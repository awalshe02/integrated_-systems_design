==> flow/design.v <==
`timescale 1ns / 1ps
module counter(
    input clk, reset,
    input enter, exit,
    output reg [3:0] total
    );
    always@(posedge clk) begin
        if (reset)  
            total <= 0;
        if(enter)  
              total <= total + 1;  
         if (exit)  
              total <= total - 1;  
    end
endmodule
`timescale 1ns / 1ps
module fsm(
    input clk,
    input reset,
    input a,b,
    output reg enter,
    output reg exit
    );
    parameter A = 2'b00, B = 2'b10, C = 2'b11, D =2'b01;  
    reg [1:0] next;  
    always @(posedge clk or posedge reset) begin
    if(reset)begin  
        next <= 2'b00;
        enter <= 0;
        exit <= 0;
    end
    else begin
        case(next)
            A: begin
               enter <= 0;  
               exit <= 0;
               if(a == 1 && b == 0)  
                next = B;
               if(a == 0 && b == 1)  
                next = D;
               end
            B: begin
               if(a == 1 && b == 1)  
                next = C;
               if (a == 0 && b ==0) begin  
                next = A;
                exit <= 1;  
               end 
               end
            C: begin
               if (a == 0 && b == 1)  
               next = D;
               if (a ==1 && b == 0)  
                next = B;
               end
            D: begin
               if(a == 0 && b == 0)begin  
                next = A;
                enter <= 1;  
               end
               if (a == 1 && b ==1)  
                next = C;
               end
         default: begin
            next = A;
            enter <= 0;
            exit <= 0;
         end
        endcase
     end
    end
endmodule
`timescale 1ns / 1ps
module top(
    input clk, reset, a, b,
    output [3:0] total 
    );
    wire enter, exit;
    fsm m3(clk, reset, a,b, enter, exit);
    counter m4(clk, reset, enter, exit, total);
endmodule
---- Reports on top ----
The steps from the RTL of top to its reports follow in flow order.
Lines are those of the file above, counted from 1.
Operators carry their Yosys type and port widths (W data, S select, Z words).
Cell names lack the library's common part.
A cell with -- has no value.
design
  design top .............................. top
  clock input ............................. clk
  standard-cell library ................... sky130hd
  timing corner ........................... tt_025C_1v80

---- Word level ----
Yosys after proc, flatten, opt, wreduce and memory -nomap, before mapping. Memory bits, and registers merged into a memory's read port (data or address), are not among the register bits. Print and check cells are not counted. Equal cells are merged and count once.
operators by class
  multiplexer cells ....................... 15
  add/sub/neg operators ................... 2
  reductions and logical operators ........ 11
  equal/unequal tests ..................... 9
  bitwise gates (word level) .............. 2
operator list
  operator               number
  $mux W2                8
  $ne A3 B1 Y1 const B   4
  $mux W4                3
  $pmux W2 S4            1
  $logic_and A1 B1 Y1    4
  $ne A2 B1 Y1 const B   2
  $eq A2 B2 Y1 const B   2
  $reduce_and A2 Y1      2
  $reduce_bool A2 Y1     2
  $add A4 B1 Y4 const B  1
  $sub A4 B1 Y4 const B  1
  $reduce_and A4 Y1      1
  $pmux W1 S2            2
  $reduce_bool A3 Y1     1
  $not A1 Y1             2
  $eq A2 B1 Y1 const B   1
  $logic_not A2 Y1       1
  $mux W1                1
word-level totals
  output and inout bits ................... 4
  bits of input ports ..................... 4
  register bits after elaboration ......... 8

---- Logic depth ----
Yosys ltp: most cells in a row. Word level: on the elaborated netlist, between registers, memories and ports. Mapped: between sequential cells and ports; inverters and the memories' decode and read muxes count.
depth
  depth after elaboration ................. 5
  ABC_AREA ................................ 0
  mapped depth ............................ 4
  depth with buffers taken out ............ 4

---- After synthesis ----
Yosys stat after the flow's synthesis: flattened, memories mapped to cells. It holds for the ABC_AREA given above (unset counts as 0); a run with the other value may have another netlist.
cell types
  type      number
  dfrtp_1   5
  edfxtp_1  4
  ha_1      7
  nand2_1   8
  o21ai_0   6
  dfstp_2   1
  inv_1     7
  a22o_1    2
  xor2_1    2
  nor2b_1   2
  a221o_2   1
  mux2_2    1
  a22o_2    1
  a32o_1    1
  or4b_1    1
  nand3b_1  1
  nor2_1    2
  o211ai_1  1
Other cell types: 2; their cells: 2.
mapped netlist
  cell count .............................. 55
  mapped area ............................. 579.3 um^2
  area of sequential cells ................ 271.5 um^2
  flip-flop cells ......................... 10
  buffer cells ............................ 0
The figures by module come from a second, unflattened synthesis with its own total; it is not the netlist above.
unflattened totals
  cell total of the unflattened synthesis .. 60
  area total of the unflattened synthesis .. 604.3 um^2
Each row is one instance without its submodules.
modules
  module   sequential area (um^2)  cells  instances  area (um^2)
  fsm      151.4                   29     1          306.5
  counter  120.1                   31     1          297.8
  top      0.0                     0      1          0.0

---- Worst setup path after synthesis ----
OpenSTA on the mapped netlist: ideal clock, no wires. The path of least setup slack (recovery checks aside). Input and output delay are each 20% of the period. Register names are those of the netlist, which keeps one name where synthesis merged equal registers.
timing post-synthesis
  path type ............................... reg2reg
  from .................................... register m4.total[0]
  to ...................................... register m4.total[3]
  data arrival time ....................... 1.218 ns
  period .................................. 1.63 ns
  buffers on the path ..................... 0
  setup slack ............................. 0.151 ns
  setup time .............................. 0.261 ns
  data required time ...................... 1.369 ns
  time at the first pin ................... 0.000 ns
  driving pins on the path ................ 4
  path delay .............................. 1.479 ns
  period reached after synthesis .......... 1.479 ns
"path delay" is the arrival time less input delay plus setup time.
"driving pins on the path": output pins that drive a net of the path, with the launching flip-flop's if there is one; two outputs of one cell count as two.
"period reached after synthesis" = period - worst setup slack (recovery checks aside). The figure is calculated, with input and output delays left at 20% of the set period.
Between the ends stands the longest chain of elaborated cells between them, by number of cells; it is not shown to be the way that was timed. Of several equally long chains one is given.
Each line given opens the expression or statement behind the cell; cells for indexed reads and writes are added by Yosys, which also makes memories of some case tables.
At most two assigning lines are given for a register; there are more.
on the way, post-synthesis
  path through ............................ edfxtp_1 > nor2b_1 > a32o_1 > a221o_2
  cells in the longest elaborated chain ... 3
ends and longest elaborated chain, post-synthesis
  what           line  source
  from (decl)    5     output reg [3:0] total
  from (assign)  11    total <= total + 1;
  from (assign)  13    total <= total - 1;
  $add A4 B1 Y4  11
  $mux W4        10    if(enter)
  $mux W4        12    if (exit)
  to (assign)    11
  to (assign)    13
  to (decl)      5

---- Timing after layout ----
From the final timing report of flow run 2: the path of least setup slack in the routed layout; clock arrival at registers is part of the times.
timing after layout
  path type ............................... reg2reg
  from .................................... register m4.total[0]
  to ...................................... register m4.total[3]
  time at the first pin ................... 0.28 ns
  buffers on the path ..................... 1
  driving pins on the path ................ 5
  setup slack ............................. 0.00 ns
  data arrival time ....................... 1.48 ns
  data required time ...................... 1.48 ns
  period .................................. 1.44 ns
  setup time .............................. 0.24 ns
Between the ends stands the longest chain of elaborated cells between them, by number of cells; it is not shown to be the way that was timed. Of several equally long chains one is given.
At most two assigning lines are given for a register; there are more.
on the way, after layout
  path through ............................ edfxtp_1 > buf_6 > nor2b_1 > a32o_1 > a221o_2
  cells in the longest elaborated chain ... 3
ends and longest elaborated chain, after layout
  what           line  source
  from (decl)    5     output reg [3:0] total
  from (assign)  11    total <= total + 1;
  from (assign)  13    total <= total - 1;
  $add A4 B1 Y4  11
  $mux W4        10    if(enter)
  $mux W4        12    if (exit)
  to (assign)    11
  to (assign)    13
  to (decl)      5

top through Yosys and OpenROAD on sky130hd: 2 stored runs, unordered, with their settings and measured results. The constraints put input and output delay at 20% of the set period each and load the outputs with 0.01 pF.
"power consumption" rests on the timing tool's default activity at the inputs, not on a simulated workload.

---- flow run 1 ----
settings
  period_ns = 2.07
  CORE_UTILIZATION = 69
  SETUP_SLACK_MARGIN = 0.13
  PLACE_DENSITY = 0.72
  CELL_PAD_IN_SITES_GLOBAL_PLACEMENT = 1
  CELL_PAD_IN_SITES_DETAIL_PLACEMENT = 0
  GPL_ROUTABILITY_DRIVEN = 0
  CTS_CLUSTER_SIZE = 42
  CTS_CLUSTER_DIAMETER = 92
  MAX_ROUTING_LAYER = met4
  CAP_MARGIN = 20
  CORE_MARGIN = 2
  SLEW_MARGIN = 20
results
  incomplete, floorplanning halted on PDN-0185

---- flow run 2 ----
settings
  period_ns = 1.44
  CORE_UTILIZATION = 16
  SETUP_SLACK_MARGIN = 0.14
  PLACE_DENSITY_LB_ADDON = 0.27
  CORE_MARGIN = 10
  ABC_AREA = 0
  GPL_TIMING_DRIVEN = 1
  CTS_CLUSTER_DIAMETER = 32
  SLEW_MARGIN = 15
  MIN_ROUTING_LAYER = met2
  CAP_MARGIN = 20
results
  mapped cell area after synthesis ........ 579.3 um^2
  die footprint ........................... 6427.2 um^2
  standard-cell area after layout ......... 920.9 um^2
  post-layout utilization ................. 27.0%
  setup slack of the worst path ........... -0.001 ns
  summed negative setup slack ............. -0.001 ns
  power consumption ....................... 1762 µW
